==> flow/design.v <==
module cic_filter_top(
  input         clk,
  input         reset_n,
  input         data_in,
  output [18:0] data_out,
  input         data_en
);
  wire  _T_2 = ~reset_n;  
  reg [5:0] counter_a;  
  wire  wrap_wrap = counter_a == 6'h3f;  
  wire [5:0] _wrap_value_T_1 = counter_a + 6'h1;  
  wire  counter_b = data_en & wrap_wrap;  
  reg [18:0] sum_0;  
  reg [18:0] sum_1;  
  reg [18:0] sum_2;  
  wire [18:0] _GEN_2 = {{18'd0}, data_in};  
  wire [18:0] sum_out = sum_2 + sum_1;  
  reg [18:0] sub_0;  
  reg [18:0] sub_1;  
  reg [18:0] sub_2;  
  reg [18:0] sub_out;  
  wire [18:0] sub_next_0 = sum_out - sub_0;  
  wire [18:0] sub_next_1 = sub_next_0 - sub_1;  
  wire [18:0] sub_next_2 = sub_next_1 - sub_2;  
  assign data_out = sub_out;  
  always @(posedge clk or posedge _T_2) begin
    if (_T_2) begin  
      counter_a <= 6'h0;  
    end else if (data_en) begin  
      counter_a <= _wrap_value_T_1;
    end
  end
  always @(posedge clk or posedge _T_2) begin
    if (_T_2) begin  
      sum_0 <= 19'h0;
    end else begin
      sum_0 <= sum_0 + _GEN_2;
    end
  end
  always @(posedge clk or posedge _T_2) begin
    if (_T_2) begin  
      sum_1 <= 19'h0;
    end else begin
      sum_1 <= sum_0 + sum_1;
    end
  end
  always @(posedge clk or posedge _T_2) begin
    if (_T_2) begin  
      sum_2 <= 19'h0;
    end else begin
      sum_2 <= sum_1 + sum_2;
    end
  end
  always @(posedge clk or posedge _T_2) begin
    if (_T_2) begin  
      sub_0 <= 19'h0;
    end else if (counter_b) begin
      sub_0 <= sum_out;
    end
  end
  always @(posedge clk or posedge _T_2) begin
    if (_T_2) begin  
      sub_1 <= 19'h0;
    end else if (counter_b) begin
      sub_1 <= sub_next_0;
    end
  end
  always @(posedge clk or posedge _T_2) begin
    if (_T_2) begin  
      sub_2 <= 19'h0;
    end else if (counter_b) begin
      sub_2 <= sub_next_1;
    end
  end
  always @(posedge clk or posedge _T_2) begin
    if (_T_2) begin  
      sub_out <= 19'h0;
    end else if (counter_b) begin
      sub_out <= sub_next_2;
    end
  end
endmodule
== From RTL to reports: cic_filter_top ==
What the tools print for cic_filter_top, step after step.
Lines are those of the file above, counted from 1.
Operators carry their Yosys type and port widths (W data, S select, Z words).
Cell names lack the library's common part.
Not given: -
Inputs
  top: cic_filter_top
  clock port: clk
  cell library: sky130hd
  corner: tt_025C_1v80

== Word-level counts ==
Yosys after proc, flatten, opt, wreduce and memory -nomap, before mapping. Enables and synchronous resets that opt folds into registers are not counted as muxes. Memory bits, and registers merged into a memory's read port (data or address), are not among the register bits. Print and check cells are not counted. Equal cells are merged and count once.
Bit counts
  input bits: 4
  bits in registers: 139
  output and inout port bits: 19
Operators by class
  eq/ne operators: 1
  add/sub/neg operators: 7
  bitwise logic cells: 1
Operator list (count)
  $sub A19 B19 Y19: 3
  $add A19 B19 Y19: 2
  $add A19 B1 Y19: 1
  $add A6 B1 Y6 const B: 1
  $eq A6 B6 Y1 const B: 1
  $and A1 B1 Y1: 1

== Depth ==
Longest topological path by Yosys (ltp), each cell counted once; first at word level (registers and memories cut), then after technology mapping (sequential cells cut; the memories' decode and read muxes count).
Logic depth
  depth in word-level cells: 4
  ABC_AREA: 0
  gate-level depth with buffers: 32

== After synthesis ==
Yosys stat after the flow's synthesis: flattened, memories mapped to cells. It holds for the ABC_AREA given above (unset counts as 0); a run with the other value may have another netlist.
Mapped netlist
  mapped cells: 921
  cell area after synthesis: 8662.1 um2
  sequential part of the area: 3478.3 um2
  mapped flip-flops: 139
Cell types (count)
  dfrtp_1: 139
  ha_1: 93
  xnor2_1: 68
  nand2_1: 113
  o21ai_0: 66
  inv_1: 82
  xor2_1: 32
  a21oi_1: 50
  nor2_1: 45
  o21ai_1: 30
  a21o_1: 19
  nor2b_1: 18
  nand3_1: 21
  mux2_2: 9
  fa_1: 5
  nand2b_1: 11
  o21a_1: 9
  o21bai_1: 9
Not listed: further types 34, cells in them 102.

== Path before layout ==
OpenSTA on the mapped netlist: ideal clock, no wires. The path of least setup slack (recovery checks aside). Input and output delay are each 20% of the period. Register names are those of the netlist, which keeps one name where synthesis merged equal registers.
Timing path after synthesis
  kind: register to register
  start: register sum_1[1]
  end: register sub_out[18]
  arrival: 5.962 ns
  driving pins on the path: 30
  path slack: 0.079 ns
  time at the first pin: 0.000 ns
  buffers on the path: 0
  period: 6.17 ns
  delay of the path: 6.092 ns
  period reached after synthesis: 6.091 ns
"delay of the path" = arrival - input delay + setup time.
"driving pins on the path": output pins that drive a net of the path, with the launching flip-flop's if there is one; two outputs of one cell count as two.
"period reached after synthesis" is the clock period less the worst setup slack; recovery checks do not enter. This is arithmetic on one report: input and output delays are still those of the set period (20% each).
The rows between start and end are the longest chain of elaborated cells between them; the timing report does not say that the signal goes this way. Where chains are equally long, one stands for them.
Each line given opens the expression or statement behind the cell; cells for indexed reads and writes are added by Yosys, which also makes memories of some case tables.
Between the ends, after synthesis
  path through: dfrtp_1 -> ha_1 -> a21o_1 -> a21oi_2 -> nor2b_1 -> o21a_1 -> o41a_1 -> a21oi_1 -> o21bai_1 -> xor2_1 -> ha_1 -> and3_1 -> o311ai_1 -> nand3_1 -> nor2_1 -> xnor2_1 -> ha_1 -> a21o_1 -> a21o_1 -> a2111oi_2 -> a21boi_1 -> nor2_1 -> xor2_1 -> ha_1 -> or4_1 -> a31o_1 -> a21oi_1 -> xor2_1 -> xnor2_1 -> o21ai_1
  cells in the longest elaborated chain: 4
Ends and longest elaborated chain, after synthesis
  from (decl): RTL line 14  | reg [18:0] sum_1;
  from (assign): RTL line 42  | sum_1 <= 19'h0;
  from (assign): RTL line 44  | sum_1 <= sum_0 + sum_1;
  $add A19 B19 Y19: RTL line 17  | wire [18:0] sum_out = sum_2 + sum_1;
  $sub A19 B19 Y19: RTL line 22  | wire [18:0] sub_next_0 = sum_out - sub_0;
  $sub A19 B19 Y19: RTL line 23  | wire [18:0] sub_next_1 = sub_next_0 - sub_1;
  $sub A19 B19 Y19: RTL line 24  | wire [18:0] sub_next_2 = sub_next_1 - sub_2;
  to (assign): RTL line 77  | sub_out <= 19'h0;
  to (assign): RTL line 79  | sub_out <= sub_next_2;
  to (decl): RTL line 21  | reg [18:0] sub_out;

== Path in the finished layout ==
From the final timing report of run 2: the path of least setup slack in the routed layout; clock arrival at registers is part of the times.
Timing path post-layout
  kind: register to register
  start: register sum_1[1]
  end: register sub_out[18]
  arrival: 6.71 ns
  path slack: 0.22 ns
  driving pins on the path: 32
  period: 6.62 ns
  time at the first pin: 0.42 ns
  buffers on the path: 1
The rows between start and end are the longest chain of elaborated cells between them; the timing report does not say that the signal goes this way. Where chains are equally long, one stands for them.
Between the ends, post-layout
  path through: dfrtp_2 -> ha_4 -> a21o_1 -> a21oi_2 -> nor2b_1 -> o21a_1 -> o41a_1 -> a21oi_2 -> o21bai_1 -> xor2_2 -> ha_1 -> and3_4 -> o311ai_2 -> nand3_1 -> nor2_4 -> a21oi_1 -> xor2_1 -> buf_4 -> ha_4 -> and4_4 -> nand4_1 -> nand3_1 -> a21oi_2 -> xnor2_2 -> ha_2 -> or3_4 -> or4_4 -> a31o_1 -> a21oi_2 -> xor2_1 -> xnor2_1 -> o21ai_1
  cells in the longest elaborated chain: 4
Ends and longest elaborated chain, post-layout
  from (decl): RTL line 14  | reg [18:0] sum_1;
  from (assign): RTL line 42  | sum_1 <= 19'h0;
  from (assign): RTL line 44  | sum_1 <= sum_0 + sum_1;
  $add A19 B19 Y19: RTL line 17  | wire [18:0] sum_out = sum_2 + sum_1;
  $sub A19 B19 Y19: RTL line 22  | wire [18:0] sub_next_0 = sum_out - sub_0;
  $sub A19 B19 Y19: RTL line 23  | wire [18:0] sub_next_1 = sub_next_0 - sub_1;
  $sub A19 B19 Y19: RTL line 24  | wire [18:0] sub_next_2 = sub_next_1 - sub_2;
  to (assign): RTL line 77  | sub_out <= 19'h0;
  to (assign): RTL line 79  | sub_out <= sub_next_2;
  to (decl): RTL line 21  | reg [18:0] sub_out;

Settings and measured results of 2 stored flow runs for module cic_filter_top (sky130hd), not sorted in any way. The constraints put input and output delay at 20% of the set period each and load the outputs with 0.01 pF.
By "achieved clock period (ns)" is meant the clock period of the run minus its worst setup slack. This is arithmetic on one report: input and output delays are still those of the set period (20% each).

Flow files of run 1
==> flow/run.sh <==
#!/bin/bash
# the make line also repeats the synthesis and layout settings of config.mk as NAME=value (left out here)
make -C /OpenROAD-flow-scripts/flow DESIGN_CONFIG=/design/flow/config.mk WORK_HOME=/design/flow/orfs CLKGATE_MAP_FILE= finish
==> flow/config.mk <==
export PLATFORM = sky130hd
export DESIGN_NAME = cic_filter_top
export DESIGN_NICKNAME = cic_filter_top
export VERILOG_FILES = /design/flow/design.v
export SDC_FILE = /design/flow/constraint.sdc
export NUM_CORES = 4
export LEC_CHECK = 0
export ABC_AREA = 1
export CAP_MARGIN = 20
export CELL_PAD_IN_SITES_DETAIL_PLACEMENT = 1
export CORE_ASPECT_RATIO = 0.96
export CORE_MARGIN = 4
export CORE_UTILIZATION = 72
export CTS_CLUSTER_DIAMETER = 74
export CTS_CLUSTER_SIZE = 18
export GPL_ROUTABILITY_DRIVEN = 1
export HOLD_SLACK_MARGIN = 0.3
export PLACE_DENSITY_LB_ADDON = 0.14
export SLEW_MARGIN = 20
==> flow/constraint.sdc <==
create_clock -name core_clock -period 11.0 [get_ports {clk}]
set_input_delay 2.2000 -clock core_clock [delete_from_list [all_inputs] [get_ports {clk}]]
set_output_delay 2.2000 -clock core_clock [all_outputs]
set_load 0.01 [all_outputs]

report of run 1: did not finish, place, DPL-0033

Flow files of run 2
==> flow/run.sh <==
#!/bin/bash
# the make line also repeats the synthesis and layout settings of config.mk as NAME=value (left out here)
make -C /OpenROAD-flow-scripts/flow DESIGN_CONFIG=/design/flow/config.mk WORK_HOME=/design/flow/orfs CLKGATE_MAP_FILE= finish
==> flow/config.mk <==
export PLATFORM = sky130hd
export DESIGN_NAME = cic_filter_top
export DESIGN_NICKNAME = cic_filter_top
export VERILOG_FILES = /design/flow/design.v
export SDC_FILE = /design/flow/constraint.sdc
export NUM_CORES = 4
export LEC_CHECK = 0
export CAP_MARGIN = 20
export CORE_MARGIN = 2
export CORE_UTILIZATION = 40
export SLEW_MARGIN = 20
==> flow/constraint.sdc <==
create_clock -name core_clock -period 6.62 [get_ports {clk}]
set_input_delay 1.3240 -clock core_clock [delete_from_list [all_inputs] [get_ports {clk}]]
set_output_delay 1.3240 -clock core_clock [all_outputs]
set_load 0.01 [all_outputs]

report of run 2
yosys chip area after synthesis (um^2): 8662.1
finish__design__die__area: 22847.8
finish__design__instance__area__stdcell: 10132.2
finish__timing__setup__ws: 0.216
finish__timing__setup__tns: 0.000
finish__timing__hold__ws: 0.477
achieved clock period (ns): 6.404
